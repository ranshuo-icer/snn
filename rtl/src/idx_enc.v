==> flow/design.v <==
module idx_enc (
    input clk, rst_n,
    input ipt_valid,
    output reg [0:0] ipt_ready,
    input [7:0] sparse_bits,
    output reg [3:0] enc,
    output reg [0:0] opt_valid,
    input            opt_ready
);
localparam WAIT  = 'd0;
localparam ENC   = 'd1;
localparam ZERO = 'd2;       
reg [1:0] state;
reg [1:0] next_state;
reg [2:0] offset;
reg [7:0] data_tmp;
wire [7:0] data_shifted = data_tmp >> (offset);
always @(posedge clk, negedge rst_n) begin
    if (rst_n == 1'b0) begin
        state <= WAIT;
    end else begin
        state <= next_state;
    end
end
always@(*)begin
    case (state)
        WAIT:   if (ipt_valid)
                    if (sparse_bits == 8'd0)                next_state  <=  ZERO;
                    else                                    next_state  <=  ENC;
                else                                        next_state  <=  WAIT;
        ENC:    if (opt_ready)
                    if (data_shifted==8'b0000_0001)         next_state  <=  ZERO;
                    else                                    next_state  <=  ENC;
                else                                        next_state  <=  ENC;
        ZERO:   if (opt_ready)                              next_state  <=  WAIT;
                else                                        next_state  <=  ZERO;
        default:                                            next_state  <=  WAIT;
    endcase
end
always @(posedge clk, negedge rst_n) begin
    if (rst_n == 1'b0) begin
        data_tmp <= 0;
    end else begin
        case (state)
            WAIT:   if(ipt_valid)    
                        data_tmp    <=  sparse_bits;
                    else
                        data_tmp    <=  0;
            ENC:    if(opt_ready)
                        data_tmp    <=  {data_shifted[7:1], 1'b0};
                    else
                        data_tmp    <=  data_tmp;
            ZERO:       data_tmp    <=  0;
            default:    data_tmp    <=  0;
        endcase
    end
end
always @* begin
    if (data_tmp[0]) offset = 3'b000;
    else if (data_tmp[1]) offset = 3'b001;
    else if (data_tmp[2]) offset = 3'b010;
    else if (data_tmp[3]) offset = 3'b011;
    else if (data_tmp[4]) offset = 3'b100;
    else if (data_tmp[5]) offset = 3'b101;
    else if (data_tmp[6]) offset = 3'b110;
    else if (data_tmp[7]) offset = 3'b111;
    else offset = 3'b000;  
end
reg [2:0] cnt;
always @(posedge clk , negedge rst_n) begin
    if (rst_n == 1'b0) begin
        cnt <= 0;
    end else begin
        case (state)
            WAIT:                   cnt <= 0;
            ENC:    if(opt_ready)   cnt <= cnt + offset;
                    else            cnt <= cnt;
            ZERO:                   cnt <= cnt;
            default:                cnt <= 0;
        endcase 
    end
end
always@(*)begin
    if (state == WAIT) begin
        enc <= 0;
        opt_valid <= 1'b0;
        ipt_ready <= 1'b1;
    end else if (state == ENC) begin
        enc <= {1'b0, offset};
        opt_valid <= 1'b1;
        ipt_ready <= 1'b0;
    end else if (state == ZERO) begin
        enc <= {1'b1, 3'd7 - cnt};   
        opt_valid <= 1'b1;
        ipt_ready <= 1'b0;
    end else begin
        enc <= 0;
        opt_valid <= 1'b0;
        ipt_ready <= 1'b0;
    end 
end
endmodule
# Reports on idx_enc

What the tools print for idx_enc, step after step.
Lines are those of the file above, counted from 1.
Cell names lack the library's common part.
The mark n/a stands for no value.

Top: idx_enc
Clock input: clk
Standard-cell library: sky130hd
Corner: tt_025C_1v80

# Elaborated design

Source: Yosys, flattened and elaborated, memories not mapped. Widths are those after wreduce. Registers that Yosys merges into a memory's read port (data or address) are not register bits. Print and check cells do not count. Equal cells are merged and count once.

Add/subtract/negate cells: 2
Multiply operators: 0
Divide/modulo/power cells: 0
$lt $le $gt $ge: 0
Equal/unequal tests: 4
Shift-type cells: 1
Muxes and demuxes: 26
Bitwise gates (word level): 1
Reductions and logical operators: 3

Operators by type and width:

| cell                                           | number |
| 2-to-1 mux 3 bit                               | 9 |
| case mux 8 bit (select 2 bit)                  | 1 |
| 2-to-1 mux 8 bit                               | 2 |
| 2-to-1 mux 4 bit                               | 3 |
| 2-to-1 mux 2 bit                               | 5 |
| == test 8 x 1 -> 1 bit (second input constant) | 1 |
| >> shifter 8 x 3 -> 8 bit                      | 1 |
| zero test 8 bit                                | 1 |
| case mux 3 bit (select 2 bit)                  | 1 |
| case mux 2 bit (select 3 bit)                  | 1 |
| 2-to-1 mux 1 bit                               | 4 |
| adder 3 bit                                    | 1 |
| subtractor 3 bit (first input constant)        | 1 |
| == test 2 x 1 -> 1 bit (second input constant) | 1 |
| == test 2 bit (second input constant)          | 1 |
| != test 2 bit (second input constant)          | 1 |
| zero test 2 bit                                | 1 |
| AND reduction 2 bit                            | 1 |
| inverter 1 bit                                 | 1 |

Register bits after elaboration: 13
Bits in latches: 0
RAM bits: 0
ROM bits: 0
Word width x clocked read ports: 0
Memories kept: 0
Input bits: 12
Elaborated cells: 40

# Depth

Depth = most cells in a row (Yosys ltp): at word level without a register or memory, in the mapped netlist without a sequential cell, where the memories' decode and read muxes count.

Depth in word-level cells: 13
ABC_AREA: 0
Gate-level depth with buffers: 11
Gate-level depth less buffers: 11

# After synthesis

Yosys stat after the flow's synthesis: flattened, memories mapped to cells. It holds for the ABC_AREA given above (unset counts as 0); a run with the other value may have another netlist.
Totals and module areas in this step are rounded.

Cell count: 160
Mapped area: 1230 µm²
Area of sequential cells: 352 µm²
Mapped flip-flops: 14
Buffers: 10

Cells by type:

| cell type | number | total area (µm²) |
| dfrtp_1   | 13     | 325.312 |
| nor2_1    | 19     | 71.318 |
| nand2_1   | 16     | 60.058 |
| a21oi_1   | 11     | 55.053 |
| inv_1     | 11     | 41.29 |
| o22ai_1   | 6      | 37.536 |
| a32oi_1   | 4      | 35.034 |
| nand3_1   | 7      | 35.034 |
| mux2i_1   | 3      | 30.029 |
| a22o_1    | 3      | 26.275 |
| dfstp_2   | 1      | 26.275 |
| nand2b_1  | 4      | 25.024 |
| o21ai_0   | 5      | 25.024 |
| buf_6     | 2      | 22.522 |
| buf_2     | 4      | 20.019 |
| fa_1      | 1      | 20.019 |
| o32a_1    | 2      | 20.019 |
| a31oi_1   | 3      | 18.768 |

Other cell types: 32; their cells: 45.

# Timing after synthesis

OpenSTA on the mapped netlist: ideal clock, no wires. The path of least setup slack (recovery checks aside). Input and output delay are each 20% of the period. Register names are those of the netlist, which keeps one name where synthesis merged equal registers.

Path kind: flip-flop to flip-flop
Start: reg data_tmp[0]
End: reg cnt[2]
Period: 2.44 ns
Library setup time: 0.130 ns
Launch time at the first pin: 0.000 ns
Arrival time: 1.913 ns
Path slack: 0.396 ns
Delay of the path: 2.043 ns
Stages: 12
Path buffers: 1
Synthesis period reached: 2.044 ns

"delay of the path" is the arrival time less input delay plus setup time.
"stages": output pins that drive a net of the path, with the launching flip-flop's if there is one; two outputs of one cell count as two.
"synthesis period reached" is the clock period less the worst setup slack; recovery checks do not enter. This is arithmetic on one report: input and output delays are still those of the set period (20% each).
Between the ends stands the longest chain of elaborated cells between them, by number of cells; it is not shown to be the way that was timed. Of several equally long chains one is given.
A line is the first line of the expression or statement that the cell stems from. Yosys adds cells for indexed reads and writes and turns some case tables into memories.
At most two assigning lines are given for a register; there are more.

Path through: dfrtp_1 -> buf_2 -> nor2_1 -> o311ai_0 -> nand2_1 -> ha_1 -> inv_1 -> fa_1 -> xnor2_1 -> nand2_1 -> mux2i_1 -> o21ai_0
Length of the longest elaborated chain: 4
Elaborated cells between the ends (all ways): 4
Source lines of those cells: 3
Classes of those cells: add/sub (1); mux (3)

RTL lines, path post-synthesis:

| element                       | RTL line | RTL |
| start: declaration            | 16       | `reg [7:0] data_tmp;` |
| start: assignment             | 46       | `data_tmp    <=  sparse_bits;` |
| start: assignment             | 50       | `data_tmp    <=  {data_shifted[7:1], 1'b0};` |
| 2-to-1 mux 3 bit              | 59       | `if (data_tmp[0]) offset = 3'b000;` |
| adder 3 bit                   | 76       | `ENC:    if(opt_ready)   cnt <= cnt + offset;` |
| 2-to-1 mux 3 bit              | 76       |  |
| case mux 3 bit (select 2 bit) | 74       | `case (state)` |
| end: assignment               | 76       |  |
| end: assignment               | 77       | `else            cnt <= cnt;` |
| end: declaration              | 69       | `reg [2:0] cnt;` |

# Path in the finished layout

From the final timing report of run 2: the path of least setup slack in the routed layout; clock arrival at registers is part of the times.

Path kind: flip-flop to flip-flop
Start: reg data_tmp[3]
End: reg state
Period: 1.77 ns
Library setup time: 0.11 ns
Launch time at the first pin: 0.25 ns
Arrival time: 2.18 ns
Path slack: -0.27 ns
Stages: 7
Path buffers: 1

Where an end lacks its bit number, it is one bit of the signal, or one of the new flip-flops if synthesis recoded a state register.
Between the ends stands the longest chain of elaborated cells between them, by number of cells; it is not shown to be the way that was timed. Of several equally long chains one is given.
At most two assigning lines are given for a register; there are more.

Path through: dfrtp_2 -> or2_4 -> o21a_4 -> buf_4 -> a2111oi_2 -> nand4_1 -> a22o_1
Length of the longest elaborated chain: 9
Elaborated cells between the ends (all ways): 9
Source lines of those cells: 8
Classes of those cells: eq/ne (1); shift (1); mux (7)

RTL lines, path after layout:

| element                       | RTL line | RTL |
| start: declaration            | 16       | `reg [7:0] data_tmp;` |
| start: assignment             | 46       | `data_tmp    <=  sparse_bits;` |
| start: assignment             | 50       | `data_tmp    <=  {data_shifted[7:1], 1'b0};` |
| 2-to-1 mux 3 bit              | 62       | `else if (data_tmp[3]) offset = 3'b011;` |
| 2-to-1 mux 3 bit              | 61       | `else if (data_tmp[2]) offset = 3'b010;` |
| 2-to-1 mux 3 bit              | 60       | `else if (data_tmp[1]) offset = 3'b001;` |
| 2-to-1 mux 3 bit              | 59       | `if (data_tmp[0]) offset = 3'b000;` |
| >> shifter 8 x 3 -> 8 bit     | 17       | `wire [7:0] data_shifted = data_tmp >> (offset);` |
| == test 8 x 1 -> 1 bit        | 32       | `if (data_shifted==8'b0000_0001)         next_state  <=  ZERO;` |
| 2-to-1 mux 2 bit              | 32       |  |
| 2-to-1 mux 2 bit              | 31       | `ENC:    if (opt_ready)` |
| case mux 2 bit (select 3 bit) | 26       | `case (state)` |
| end: assignment               | 20       | `state <= WAIT;` |
| end: assignment               | 22       | `state <= next_state;` |
| end: declaration              | 13       | `reg [1:0] state;` |

Wiki page: idx_enc / flow data

Measured data: module idx_enc, platform sky130hd, 2 stored runs of the flow under differing settings, order arbitrary. Input and output delays are each 20% of the period that was set; the output load is 0.01 pF.
"period reached" is the run's clock period less its worst setup slack. It is reckoned from that one timing run; input and output delays stay at 20% of the period that was set.
"time on the worst setup path" is the time allowed to the run's worst setup path (the clock period less input and output delay, where it has them) less its slack. Clock arrival times count: a late capture clock shortens it, a late launch clock lengthens it.
By "total power after layout" is meant OpenSTA's value without simulated activity: inputs other than the clock are taken to toggle once in ten clock periods, and the tool carries that through the logic.
Values from the reports are rounded here.

## Run 1

==> flow/run.sh <==
#!/bin/bash
# the make line also repeats the synthesis and layout settings of config.mk as NAME=value (left out here)
make -C /OpenROAD-flow-scripts/flow DESIGN_CONFIG=/design/flow/config.mk WORK_HOME=/design/flow/orfs CLKGATE_MAP_FILE= finish
==> flow/config.mk <==
export PLATFORM = sky130hd
export DESIGN_NAME = idx_enc
export DESIGN_NICKNAME = idx_enc
export VERILOG_FILES = /design/flow/design.v
export SDC_FILE = /design/flow/constraint.sdc
export NUM_CORES = 4
export LEC_CHECK = 0
export CAP_MARGIN = 25
export CELL_PAD_IN_SITES_GLOBAL_PLACEMENT = 1
export CORE_MARGIN = 2
export CORE_UTILIZATION = 52
export GPL_ROUTABILITY_DRIVEN = 0
export GPL_TIMING_DRIVEN = 1
export PLACE_DENSITY_LB_ADDON = 0.26
export SLEW_MARGIN = 10
==> flow/constraint.sdc <==
create_clock -name core_clock -period 1.45 [get_ports {clk}]
set_input_delay 0.2900 -clock core_clock [delete_from_list [all_inputs] [get_ports {clk}]]
set_output_delay 0.2900 -clock core_clock [all_outputs]
set_load 0.01 [all_outputs]

Run 1: no results, routing failed with DPL-0038

## Run 2

==> flow/run.sh <==
#!/bin/bash
# the make line also repeats the synthesis and layout settings of config.mk as NAME=value (left out here)
make -C /OpenROAD-flow-scripts/flow DESIGN_CONFIG=/design/flow/config.mk WORK_HOME=/design/flow/orfs CLKGATE_MAP_FILE= finish
==> flow/config.mk <==
export PLATFORM = sky130hd
export DESIGN_NAME = idx_enc
export DESIGN_NICKNAME = idx_enc
export VERILOG_FILES = /design/flow/design.v
export SDC_FILE = /design/flow/constraint.sdc
export NUM_CORES = 4
export LEC_CHECK = 0
export ABC_AREA = 0
export CAP_MARGIN = 40
export CORE_ASPECT_RATIO = 0.98
export CORE_MARGIN = 10
export CORE_UTILIZATION = 24
export GPL_TIMING_DRIVEN = 1
export PLACE_DENSITY = 0.71
export SLEW_MARGIN = 20
export TNS_END_PERCENT = 30
==> flow/constraint.sdc <==
create_clock -name core_clock -period 1.77 [get_ports {clk}]
set_input_delay 0.3540 -clock core_clock [delete_from_list [all_inputs] [get_ports {clk}]]
set_output_delay 0.3540 -clock core_clock [all_outputs]
set_load 0.01 [all_outputs]

| result of run 2 | value |
|---|---|
| synthesized cell area | 1230 µm² |
| lowest setup slack | -0.271 ns |
| time on the worst setup path | 2.04 ns |
| worst path kind | flip-flop to flip-flop |
| utilization | 41.1 % |
| period reached | 2.041 ns |
| total die area | 8410 µm² |
| total power after layout | 3.63 mW |
| total negative slack on setup checks | -2.09 ns |
| standard-cell area after layout | 2020 µm² |
