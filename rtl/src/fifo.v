==> flow/design.v <==
module fifo #(
	parameter width      = 9,
    parameter depth      = 4,
    parameter depth_addr = 2
)(
    input  wire              clk,
    input  wire              rst_n,
    input  wire              push_req_n,
    input  wire              pop_req_n,
    input  wire [width-1: 0] data_in,
    output reg               empty,
    output wire              full,
    output wire [width-1: 0] data_out
);
    reg [width-1:0] mem [0:depth-1]; 
    reg [depth_addr-1:0] write_ptr;
    reg [depth_addr-1:0] read_ptr;
    reg [depth_addr-1:0] fill_cnt;
    genvar i;
    always @(posedge clk, negedge rst_n) begin
        if (!rst_n)
            write_ptr <= 2'b0;
        else if (!push_req_n)
            write_ptr <= write_ptr + {{(depth_addr-1){1'b0}},1'b1};
        else
            write_ptr <= write_ptr;
    end
    always @(posedge clk, negedge rst_n) begin
        if (!rst_n)
            read_ptr <= 2'b0;
        else if (!pop_req_n)
            read_ptr <= read_ptr + {{(depth_addr-1){1'b0}},1'b1};
        else
            read_ptr <= read_ptr;
    end
    always @(posedge clk, negedge rst_n) begin
        if (!rst_n)
            fill_cnt <= 2'b0;
        else if (!push_req_n && pop_req_n && !empty)
            fill_cnt <= fill_cnt + {{(depth_addr-1){1'b0}},1'b1};
        else if (!push_req_n && !pop_req_n)
            fill_cnt <= fill_cnt;
        else if (!pop_req_n && |fill_cnt)
            fill_cnt <= fill_cnt - {{(depth_addr-1){1'b0}},1'b1};
        else
            fill_cnt <= fill_cnt;
    end
    always @(posedge clk, negedge rst_n) begin
        if (!rst_n)
            empty <= 1'b1;
        else if (!push_req_n)
            empty <= 1'b0;
        else if (!pop_req_n)
            empty <= ~|fill_cnt; 
    end
    assign full  =  &fill_cnt;
    generate
        for (i=0; i<depth; i=i+1) begin
            always @(posedge clk) begin
                if (!push_req_n && (write_ptr == i))
                    mem[i] <= data_in;
                else 
                    mem[i] <= mem[i];
            end
        end
    endgenerate
    assign data_out = mem[read_ptr];
endmodule 
# Reports on fifo
# The steps from the RTL of fifo to its reports follow in flow order.
# Lines are those of the file above, counted from 1.
# Operators: Yosys type, input widths -> output width; for muxes data width and select width s.
# Cell names lack the library's common part.
# The mark - stands for no value.
# inputs
top,fifo
clk_port,clk
library,sky130hd
lib_corner,tt_025C_1v80

# Word level
# Counts by Yosys on the flattened word-level netlist (proc, flatten, opt, wreduce). Print and check cells are left out. Cells with the same type and inputs are merged into one.
# word_totals
wordCells,44
reg_bits,43
# classes
n_eq,8
reduce_and_logical,18
muxes,6
add_sub_neg,4
# ops
operator,count
$pmux 9 s4,1
$logic_and 1x1->1,8
$eq 2x2->1 const B,4
$add 2x1->2 const B,3
$mux 2,3
$logic_not 1->1,4
$eq 2x1->1 const B,2
$ne 2x2->1 const B,2
$logic_not 2->1,2
$reduce_and 2->1,2
$sub 2x1->2 const B,1
$reduce_bool 2->1,1
$reduce_or 2->1,1
$mux 1,2

# Longest topological paths
# Depth = most cells in a row (Yosys ltp): at word level without a register or memory, in the mapped netlist without a sequential cell, where the memories' decode and read muxes count.
# logic_depth
word_depth,5
ABC_AREA,0
mapped_depth,5
mapped_depth_nobuf,4

# Netlist
# The flow's flattened synthesis, as Yosys stat reports it; memories are mapped. The netlist is that of the ABC_AREA named above (0 if unset); the other value can give another one.
# by_type
cell_type,count
edfxtp_1,36
dfrtp_1,6
ha_1,8
a222oi_1,9
mux2i_1,9
inv_1,14
and2b_2,4
dfstp_2,1
mux2_2,2
buf_2,4
nor3b_4,1
xnor2_1,2
a211oi_2,1
buf_6,1
a21oi_1,2
buf_4,1
a31oi_1,1
and2_1,1
# Not listed: further types 6, cells in them 6.
# mapped
cell_count,109
seqArea_um2,1257.5
yosys_area_um2,1789.2
ffs,43
buffers,6

# Timing after synthesis
# OpenSTA on the mapped netlist: ideal clock, no wires. The path of least setup slack (recovery checks aside). Input and output delay are each 20% of the period. Register names are those of the netlist, which keeps one name where synthesis merged equal registers.
# synth_timing
path_type,register to output
from,register read_ptr[0]
to,output port data_out[4]
t_required_ps,1528
launch_ps,0
out_delay_ps,382
setup_slack_ps,310
path_stages,6
delay_ps,1218
t_arrival_ps,1218
n_path_buf,1
period_ps,1910
period_less_setup_slack_ps,1600
# "delay_ps" = arrival - input delay + setup time.
# A path that ends at an output port has no setup time.
# "path_stages" counts driving pins, that of a launching flip-flop among them; a cell with two outputs on the path counts twice.
# "period_less_setup_slack_ps" is the clock period less the worst setup slack; recovery checks do not enter. This is arithmetic on one report: input and output delays are still those of the set period (20% each).
# The rows between start and end are the longest chain of elaborated cells between them; the timing report does not say that the signal goes this way. Where chains are equally long, one stands for them.
# Each line given opens the expression or statement behind the cell; cells for indexed reads and writes are added by Yosys, which also makes memories of some case tables.
# A register here has more assigning lines than the two given.
# synth_via
cell_sequence,dfrtp_1 > inv_1 > ha_1 > buf_2 > a222oi_1 > mux2i_1
elab_chain_cells,2
cells_between,5
cone_lines,1
classes_between,3 x eq/ne; 1 x mux; 1 x reduce/logical
# synth_rtl
element,line,text
start: declaration,17,reg [depth_addr-1:0] read_ptr;
start: assignment,32,"read_ptr <= read_ptr + {{(depth_addr-1){1'b0}},1'b1};"
start: assignment,34,read_ptr <= read_ptr;
$eq 2x2->1,67,assign data_out = mem[read_ptr];
$pmux 9 s4,67,
end: declaration,13,output wire [width-1: 0] data_out

# Path in the finished layout
# From the final timing report of record 1: the path of least setup slack in the routed layout; clock arrival at registers is part of the times.
# The report prints the path's times to 10 ps; the period is as set.
# layout_timing
path_type,register to output
from,register read_ptr[0]
to,output port data_out[5]
setup_slack_ps,110
period_ps,2650
launch_ps,290
out_delay_ps,530
t_arrival_ps,2010
t_required_ps,2120
n_path_buf,2
path_stages,6
# The rows between start and end are the longest chain of elaborated cells between them; the timing report does not say that the signal goes this way. Where chains are equally long, one stands for them.
# A register here has more assigning lines than the two given.
# layout_via
cell_sequence,dfrtp_2 > inv_2 > ha_4 > buf_4 > mux2i_1 > clkdlybuf4s50_1
elab_chain_cells,2
cells_between,5
cone_lines,1
classes_between,3 x eq/ne; 1 x mux; 1 x reduce/logical
# layout_rtl
element,line,text
start: declaration,17,reg [depth_addr-1:0] read_ptr;
start: assignment,32,"read_ptr <= read_ptr + {{(depth_addr-1){1'b0}},1'b1};"
start: assignment,34,read_ptr <= read_ptr;
$eq 2x2->1,67,assign data_out = mem[read_ptr];
$pmux 9 s4,67,
end: declaration,13,output wire [width-1: 0] data_out

Wiki page: fifo / flow data

2 stored runs of fifo in the flow (synthesis by Yosys, layout by OpenROAD, sky130hd cells), in arbitrary order. Constraints: input delay and output delay 20% of the set period each, output load 0.01 pF.
"period_reached_ps" means the clock period less the worst setup slack. The figure is calculated, with input and output delays left at 20% of the set period.
"critical_path_time_ps" is the time allowed to the run's worst setup path (the clock period less input and output delay, where it has them) less its slack. Clock arrival times count: a late capture clock shortens it, a late launch clock lengthens it.
"critical_path_time_ps" is known to 10 ps.

Record 1, flow files:
==> flow/run.sh <==
#!/bin/bash
# the make line also repeats the synthesis and layout settings of config.mk as NAME=value (left out here)
make -C /OpenROAD-flow-scripts/flow DESIGN_CONFIG=/design/flow/config.mk WORK_HOME=/design/flow/orfs CLKGATE_MAP_FILE= finish
==> flow/config.mk <==
export PLATFORM = sky130hd
export DESIGN_NAME = fifo
export DESIGN_NICKNAME = fifo
export VERILOG_FILES = /design/flow/design.v
export SDC_FILE = /design/flow/constraint.sdc
export NUM_CORES = 4
export LEC_CHECK = 0
export CAP_MARGIN = 20
export CORE_MARGIN = 2
export CORE_UTILIZATION = 40
export SLEW_MARGIN = 20
==> flow/constraint.sdc <==
create_clock -name core_clock -period 2.65 [get_ports {clk}]
set_input_delay 0.5300 -clock core_clock [delete_from_list [all_inputs] [get_ports {clk}]]
set_output_delay 0.5300 -clock core_clock [all_outputs]
set_load 0.01 [all_outputs]

==> results of record 1, as CSV <==
result,value
cell_area_final_um2,2188.3
ys_area_um2,1789.2
fin_tns_ps,0
critical_path_time_ps,2010
worst_path_kind,"register to output"
design_die_area_um2,5024.0
post_route_util_frac,0.506
period_reached_ps,2542
ws_setup_ps,108

Record 2, flow files:
==> flow/run.sh <==
#!/bin/bash
# the make line also repeats the synthesis and layout settings of config.mk as NAME=value (left out here)
make -C /OpenROAD-flow-scripts/flow DESIGN_CONFIG=/design/flow/config.mk WORK_HOME=/design/flow/orfs CLKGATE_MAP_FILE= finish
==> flow/config.mk <==
export PLATFORM = sky130hd
export DESIGN_NAME = fifo
export DESIGN_NICKNAME = fifo
export VERILOG_FILES = /design/flow/design.v
export SDC_FILE = /design/flow/constraint.sdc
export NUM_CORES = 4
export LEC_CHECK = 0
export CAP_MARGIN = 20
export CORE_ASPECT_RATIO = 1.39
export CORE_MARGIN = 2
export CORE_UTILIZATION = 29
export CTS_CLUSTER_SIZE = 40
export SLEW_MARGIN = 20
export TNS_END_PERCENT = 90
==> flow/constraint.sdc <==
create_clock -name core_clock -period 1.06 [get_ports {clk}]
set_input_delay 0.2120 -clock core_clock [delete_from_list [all_inputs] [get_ports {clk}]]
set_output_delay 0.2120 -clock core_clock [all_outputs]
set_load 0.01 [all_outputs]

==> results of record 2, as CSV <==
result,value
cell_area_final_um2,2496.1
design_die_area_um2,6822.7
critical_path_time_ps,1620
worst_path_kind,"register to output"
fin_tns_ps,-11575
ys_area_um2,1789.2
period_reached_ps,1828
post_route_util_frac,0.42
ws_setup_ps,-768
