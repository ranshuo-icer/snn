==> flow/design.v <==
module lif #(
    parameter W_WID = 8,
    parameter W_NUM = 4,
    parameter TAU = 2,
    parameter VTH = 0,
    parameter VRES = 0
) (
    input clk,
    input rst_n,
    input signed [7:0] ir,
    output o_spike
);
reg signed [7:0] v_mem;
wire signed [7:0] delta_v = (ir - v_mem)>>>TAU;
wire signed [7:0] new_v = v_mem + delta_v;
assign o_spike = new_v > VTH;
wire [7:0] update_v = o_spike ? VRES:new_v;
always @(posedge clk or negedge rst_n) begin
    if (rst_n == 1'b0) begin
        v_mem <= VRES;
    end else begin
        v_mem <= update_v;
    end
end
endmodule
From RTL to reports: lif. Tool output for the design above, in the order of the flow. Lines are those of the file above, counted from 1. Operators: Yosys type, input widths -> output width; for muxes data width and select width s. Library cell names are shortened. Not given: n/a

Top: lif. Clock port: clk. Cell library: sky130hd. Library corner: tt_025C_1v80.

Word-level counts. Yosys after proc, flatten, opt, wreduce and memory -nomap, before mapping. Enables and synchronous resets that opt folds into registers are not counted as muxes. Memory bits, and registers merged into a memory's read port (data or address), are not among the register bits. Print and check cells are not counted. Equal cells are merged and count once.

Flip-flop bits (word level): 8. Bits of input ports: 10. Under cells after elaboration stands 5.

The figure for add/subtract/negate cells is 2. The entry for order comparisons reads 1. Under multiplexer cells stands 1.

Operators with widths (count): $gt 8x1->1 const B (1); $add 8x6->8 (1); $sub 8x8->8 (1); $mux 8 (1).

Logic depth. Yosys ltp: most cells in a row. Word level: on the elaborated netlist, between registers, memories and ports. Mapped: between sequential cells and ports; inverters and the memories' decode and read muxes count.

Depth in word-level cells: 4. The entry for ABC_AREA reads 0. Under gate-level depth with buffers stands 15. Gate-level depth less buffers: 15.

Netlist. The flow's flattened synthesis, as Yosys stat reports it; memories are mapped. The netlist is that of the ABC_AREA named above (0 if unset); the other value can give another one.

The figure for mapped cells is 98. The figure for mapped area is 889.6 µm². Under flip-flops stands 8.

Cells by type (count): dfrtp_1 (8); ha_1 (15); nor2_1 (14); xor2_1 (5); xnor2_1 (4); a21oi_1 (6); xnor2_4 (1); inv_1 (7); a21o_1 (3); a31oi_4 (1); fa_1 (1); nand3_1 (4); o21ai_1 (4); or3b_1 (2); xnor2_2 (1); a221oi_2 (1); nor3_1 (3); a211oi_2 (1).

Not listed: further types 13, cells in them 17.

Worst setup path after synthesis. Source: OpenSTA report_checks on the synthesized netlist (no wires, ideal clock, input and output delay 20% of the period each), path of least setup slack; recovery checks are left aside. Register names are those of the netlist, which keeps one name where synthesis merged equal registers.

Path type: input-to-output. Start point: input ir[2]. End point: output o_spike. For clock period the number is 7.34 ns. Output delay: 1.468 ns. For launch time at the first pin the number is 1.468 ns. For data arrival time the number is 4.460 ns. The figure for path slack is 1.412 ns. The entry for path delay reads 2.992 ns. The figure for stages is 13. For path buffers the number is 0. The figure for period reached after synthesis is 5.928 ns.

"path delay" = arrival - input delay + setup time. At an output port there is no setup time. "stages": output pins that drive a net of the path, with the launching flip-flop's if there is one; two outputs of one cell count as two. "period reached after synthesis" = period - worst setup slack (recovery checks aside). The figure is calculated, with input and output delays left at 20% of the set period. The rows between start and end are the longest chain of elaborated cells between them; the timing report does not say that the signal goes this way. Where chains are equally long, one stands for them. A line is the first line of the expression or statement that the cell stems from. Yosys adds cells for indexed reads and writes and turns some case tables into memories.

Path through: ha_1 a21o_1 a31o_2 and2_1 o21a_1 nor3_1 a2bb2oi_1 ha_1 o211a_1 a221oi_2 xnor2_2 xor2_1 a21boi_1. Under length of the longest elaborated chain stands 3. The figure for elaborated cells on any way between the ends is 3. Classes of those cells: 2 x add/sub; 1 x compare.

Ends and longest elaborated chain, after synthesis: start: declaration (RTL line 10) `input signed [7:0] ir,`; $sub 8x8->8 (RTL line 14) `wire signed [7:0] delta_v = (ir - v_mem)>>>TAU;`; $add 8x6->8 (RTL line 15) `wire signed [7:0] new_v = v_mem + delta_v;`; $gt 8x1->1 (RTL line 16) `assign o_spike = new_v > VTH;`; end: declaration (RTL line 11) `output o_spike`.

Subject: flow runs of lif

Hi,

Record of 2 stored runs of the RTL-to-layout flow on lif, platform sky130hd. The runs are unordered. Constraints: input delay and output delay 20% of the set period each, output load 0.01 pF.

Files of flow run A:
==> flow/run.sh <==
#!/bin/bash
# the make line also repeats the synthesis and layout settings of config.mk as NAME=value (left out here)
make -C /OpenROAD-flow-scripts/flow DESIGN_CONFIG=/design/flow/config.mk WORK_HOME=/design/flow/orfs CLKGATE_MAP_FILE= finish
==> flow/config.mk <==
export PLATFORM = sky130hd
export DESIGN_NAME = lif
export DESIGN_NICKNAME = lif
export VERILOG_FILES = /design/flow/design.v
export SDC_FILE = /design/flow/constraint.sdc
export NUM_CORES = 4
export LEC_CHECK = 0
export CAP_MARGIN = 30
export CELL_PAD_IN_SITES_DETAIL_PLACEMENT = 2
export CELL_PAD_IN_SITES_GLOBAL_PLACEMENT = 1
export CORE_ASPECT_RATIO = 0.96
export CORE_MARGIN = 2
export CORE_UTILIZATION = 69
export CTS_CLUSTER_DIAMETER = 341
export MAX_ROUTING_LAYER = met4
export PLACE_DENSITY_LB_ADDON = 0.25
export SETUP_SLACK_MARGIN = 1.01
export SLEW_MARGIN = 20
export TNS_END_PERCENT = 85
==> flow/constraint.sdc <==
create_clock -name core_clock -period 5.47 [get_ports {clk}]
set_input_delay 1.0940 -clock core_clock [delete_from_list [all_inputs] [get_ports {clk}]]
set_output_delay 1.0940 -clock core_clock [all_outputs]
set_load 0.01 [all_outputs]

Outcome of flow run A: no final report: placement broke off with FLW-0024.

Files of flow run B:
==> flow/run.sh <==
#!/bin/bash
# the make line also repeats the synthesis and layout settings of config.mk as NAME=value (left out here)
make -C /OpenROAD-flow-scripts/flow DESIGN_CONFIG=/design/flow/config.mk WORK_HOME=/design/flow/orfs CLKGATE_MAP_FILE= finish
==> flow/config.mk <==
export PLATFORM = sky130hd
export DESIGN_NAME = lif
export DESIGN_NICKNAME = lif
export VERILOG_FILES = /design/flow/design.v
export SDC_FILE = /design/flow/constraint.sdc
export NUM_CORES = 4
export LEC_CHECK = 0
export ABC_AREA = 0
export CAP_MARGIN = 20
export CORE_ASPECT_RATIO = 1.53
export CORE_MARGIN = 5
export CORE_UTILIZATION = 59
export CTS_CLUSTER_SIZE = 45
export MAX_ROUTING_LAYER = met4
export MIN_ROUTING_LAYER = met1
export PLACE_DENSITY_LB_ADDON = 0.1
export SETUP_SLACK_MARGIN = 0.26
export SLEW_MARGIN = 20
export TNS_END_PERCENT = 50
==> flow/constraint.sdc <==
create_clock -name core_clock -period 5.03 [get_ports {clk}]
set_input_delay 1.0060 -clock core_clock [delete_from_list [all_inputs] [get_ports {clk}]]
set_output_delay 1.0060 -clock core_clock [all_outputs]
set_load 0.01 [all_outputs]

Outcome of flow run B: no final report: clock tree synthesis broke off with DPL-0033.

Regards
